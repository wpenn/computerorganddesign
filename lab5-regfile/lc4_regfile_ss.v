==> flow/design.v <==
`timescale 1ns / 1ps
`default_nettype none
module Nbit_reg #(parameter n=1, r=0)
   (input  wire [n-1:0] in,
    output wire [n-1:0] out,
    input  wire         clk,
    input  wire         we,
    input  wire         gwe,
    input  wire         rst
    );
   reg [n-1:0] state;
   assign #(1) out = state;
   always @(posedge clk) 
     begin 
       if (gwe & rst) 
         state = r;
       else if (gwe & we) 
         state = in; 
     end
endmodule
`timescale 1ns / 1ps
`default_nettype none
module lc4_regfile_ss #(parameter n = 16)
   (input  wire         clk,
    input  wire         gwe,
    input  wire         rst,
    input  wire [  2:0] i_rs_A,       
    output wire [n-1:0] o_rs_data_A,  
    input  wire [  2:0] i_rt_A,       
    output wire [n-1:0] o_rt_data_A,  
    input  wire [  2:0] i_rs_B,       
    output wire [n-1:0] o_rs_data_B,  
    input  wire [  2:0] i_rt_B,       
    output wire [n-1:0] o_rt_data_B,  
    input  wire [  2:0]  i_rd_A,      
    input  wire [n-1:0]  i_wdata_A,   
    input  wire          i_rd_we_A,   
    input  wire [  2:0]  i_rd_B,      
    input  wire [n-1:0]  i_wdata_B,   
    input  wire          i_rd_we_B    
    );
    wire [7:0] registers_write_q_A;
    wire [7:0] registers_write_q_B;
    wire [n-1:0] o_data_temp_B [7:0];
    wire [n-1:0] o_data_temp_A [7:0];
    wire [n-1:0] o_data_temp_pre [7:0];
    genvar i;
    for (i = 0; i < 8; i=i+1) begin
        assign registers_write_q_A[i] = (i_rd_A == i) & i_rd_we_A;
        assign registers_write_q_B[i] = (i_rd_B == i) & i_rd_we_B;
        Nbit_reg #(n, 0) thing_register(.in(registers_write_q_B[i] ? i_wdata_B : i_wdata_A), .out(o_data_temp_pre[i]), .clk(clk), .we(registers_write_q_A[i] | registers_write_q_B[i]), .gwe(gwe), .rst(rst));
        assign o_data_temp_A[i] = registers_write_q_B[i] ? i_wdata_B : registers_write_q_A[i] ? i_wdata_A : o_data_temp_pre[i];
        assign o_data_temp_B[i] = registers_write_q_B[i] ? i_wdata_B : registers_write_q_A[i] ? i_wdata_A :  o_data_temp_pre[i];
    end
    assign o_rs_data_A = o_data_temp_A[i_rs_A];
    assign o_rt_data_A = o_data_temp_A[i_rt_A];
    assign o_rs_data_B = o_data_temp_B[i_rs_B];
    assign o_rt_data_B = o_data_temp_B[i_rt_B];
endmodule
; ---- Step by step through the tools: lc4_regfile_ss
; Tool output for the design above, in the order of the flow.
; Lines are those of the file above, counted from 1.
; Operators carry their Yosys type and port widths (W data, S select, Z words).
; Not given: n/a
[setup]
top_module = lc4_regfile_ss
clk_port = clk
library = sky130hd
pvt_corner = tt_025C_1v80

; ---- Elaborated design
; Counts by Yosys on the flattened word-level netlist (proc, flatten, opt, wreduce). Print and check cells are left out. Cells with the same type and inputs are merged into one.
[op_classes]
eq_ne = 42
n_mux = 28
bitwise = 33
n_reduce_logical = 6
[ops]
columns = cell, count
row1 = $pmux W16 S8, 4
row2 = $mux W16, 24
row3 = $eq A3 B3 Y1 const B, 24
row4 = $eq A3 B2 Y1 const B, 12
row5 = $and A1 B1 Y1, 25
row6 = $eq A3 B1 Y1 const B, 6
row7 = $logic_not A3 Y1, 6
row8 = $or A1 B1 Y1, 8
[word_totals]
ff_bits = 128
input_bits = 55
out_inout_bits = 64
elab_cells = 117

; ---- Depth
; Depth = most cells in a row (Yosys ltp): at word level without a register or memory, in the mapped netlist without a sequential cell, where the memories' decode and read muxes count.
[depth]
depth_word = 5
abc_area = 0
mapped_depth = 9
mapped_depth_nobuf = 6

; ---- After synthesis
; Yosys stat after the flow's synthesis: flattened, memories mapped to cells. It holds for the ABC_AREA given above (unset counts as 0); a run with the other value may have another netlist.
[by_type]
columns = cell, count, area_total_um2
row1 = sky130_fd_sc_hd__dfxtp_1, 128, 2.56E+03
row2 = sky130_fd_sc_hd__nor2_1, 427, 1.6E+03
row3 = sky130_fd_sc_hd__nand2_1, 320, 1.2E+03
row4 = sky130_fd_sc_hd__o21ai_0, 152, 760.73
row5 = sky130_fd_sc_hd__a21oi_1, 147, 735.706
row6 = sky130_fd_sc_hd__clkbuf_1, 136, 510.49
row7 = sky130_fd_sc_hd__o22ai_1, 77, 481.712
row8 = sky130_fd_sc_hd__a31o_2, 53, 464.195
row9 = sky130_fd_sc_hd__a31oi_1, 61, 381.616
row10 = sky130_fd_sc_hd__mux2i_1, 35, 350.336
row11 = sky130_fd_sc_hd__o221ai_1, 30, 262.752
row12 = sky130_fd_sc_hd__buf_2, 40, 200.192
row13 = sky130_fd_sc_hd__a211oi_1, 26, 195.187
row14 = sky130_fd_sc_hd__nor3_1, 32, 160.154
row15 = sky130_fd_sc_hd__or3_1, 25, 156.4
row16 = sky130_fd_sc_hd__a311oi_1, 15, 131.376
row17 = sky130_fd_sc_hd__a22oi_1, 16, 120.115
row18 = sky130_fd_sc_hd__o211a_1, 11, 110.106
; Not listed: further types 56, cells in them 197.
[synth_totals]
cell_count = 1928
area_um2 = 11986.5
seq_area_um2 = 2562.5
flip_flops = 128
buffers = 198
; By module: a second synthesis without flattening, with its own total; a netlist apart from the flattened one above.
[hier_totals]
cells_unflattened = 1591
area_unflattened_um2 = 11887.7
; Each row is one instance without its submodules.
[by_module]
columns = module, n_inst, cells, area_um2, seq_area_um2
row1 = lc4_regfile_ss, 1, 1295, 7813.7, 0.0
row2 = Nbit_reg, 8, 37, 509.2, 320.3

; ---- Worst setup path after synthesis
; OpenSTA on the mapped netlist: ideal clock, no wires. The path of least setup slack (recovery checks aside). Input and output delay are each 20% of the period. Register names are those of the netlist, which keeps one name where synthesis merged equal registers.
[synth_path]
path_kind = input-to-output
startpoint = input i_rd_B[0]
endpoint = output o_rt_data_A[11]
tclk_ps = 5690
in_delay_ps = 1138
output_delay_ps = 1138
t_first_pin_ps = 1138
t_arrival_ps = 2868
t_required_ps = 4552
setup_slack_ps = 1684
delay_ps = 1730
path_stages = 7
n_path_buf = 3
synth_period_reached_ps = 4006
; "delay_ps" = arrival - input delay + setup time.
; At an output port there is no setup time.
; "path_stages" counts driving pins, that of a launching flip-flop among them; a cell with two outputs on the path counts twice.
; "synth_period_reached_ps" is the clock period less the worst setup slack; recovery checks do not enter. This is arithmetic on one report: input and output delays are still those of the set period (20% each).
; Between the ends stands the longest chain of elaborated cells between them, by number of cells; it is not shown to be the way that was timed. Of several equally long chains one is given.
; Each line given opens the expression or statement behind the cell; cells for indexed reads and writes are added by Yosys, which also makes memories of some case tables.
[synth_via]
cell_sequence = sky130_fd_sc_hd__buf_2 sky130_fd_sc_hd__or4b_1 sky130_fd_sc_hd__buf_2 sky130_fd_sc_hd__buf_6 sky130_fd_sc_hd__a31oi_2 sky130_fd_sc_hd__nor2_1 sky130_fd_sc_hd__o41ai_1
elab_chain_cells = 4
cone_cells = 25
cone_classes = 7 x eq/ne; 9 x mux; 8 x logic; 1 x reduce/logical
[synth_rtl]
columns = element, line_no
row1 = from (decl), 38  ; input  wire [  2:0]  i_rd_B,
row2 = $eq A3 B3 Y1, 50  ; assign registers_write_q_B[i] = (i_rd_B == i) & i_rd_we_B;
row3 = $and A1 B1 Y1, 50
row4 = $mux W16, 52  ; assign o_data_temp_A[i] = registers_write_q_B[i] ? i_wdata_B : registers_write_q_A[i] ? i_wdata_A : o_data_tem ...
row5 = $pmux W16 S8, 56  ; assign o_rt_data_A = o_data_temp_A[i_rt_A];
row6 = to (decl), 30  ; output wire [n-1:0] o_rt_data_A,

; lc4_regfile_ss: 2 stored runs of the Yosys and OpenROAD flow on sky130hd. The settings differ; the order carries no meaning. The constraints put input and output delay at 20% of the set period each and load the outputs with 0.01 pF.

[job 1: settings]
period_ns = 3.13
CAP_MARGIN = 20
CORE_MARGIN = 2
CORE_UTILIZATION = 40
SLEW_MARGIN = 20
[job 1: results]
outcome = incomplete, routing halted on GRT-0232

[job 2: settings]
period_ns = 5.51
CORE_UTILIZATION = 52
SETUP_SLACK_MARGIN = 0.97
HOLD_SLACK_MARGIN = -0.09
CELL_PAD_IN_SITES_GLOBAL_PLACEMENT = 3
SLEW_MARGIN = 5
CAP_MARGIN = 20
CORE_MARGIN = 2
[job 2: results]
outcome = incomplete, placement halted on GPL-0301
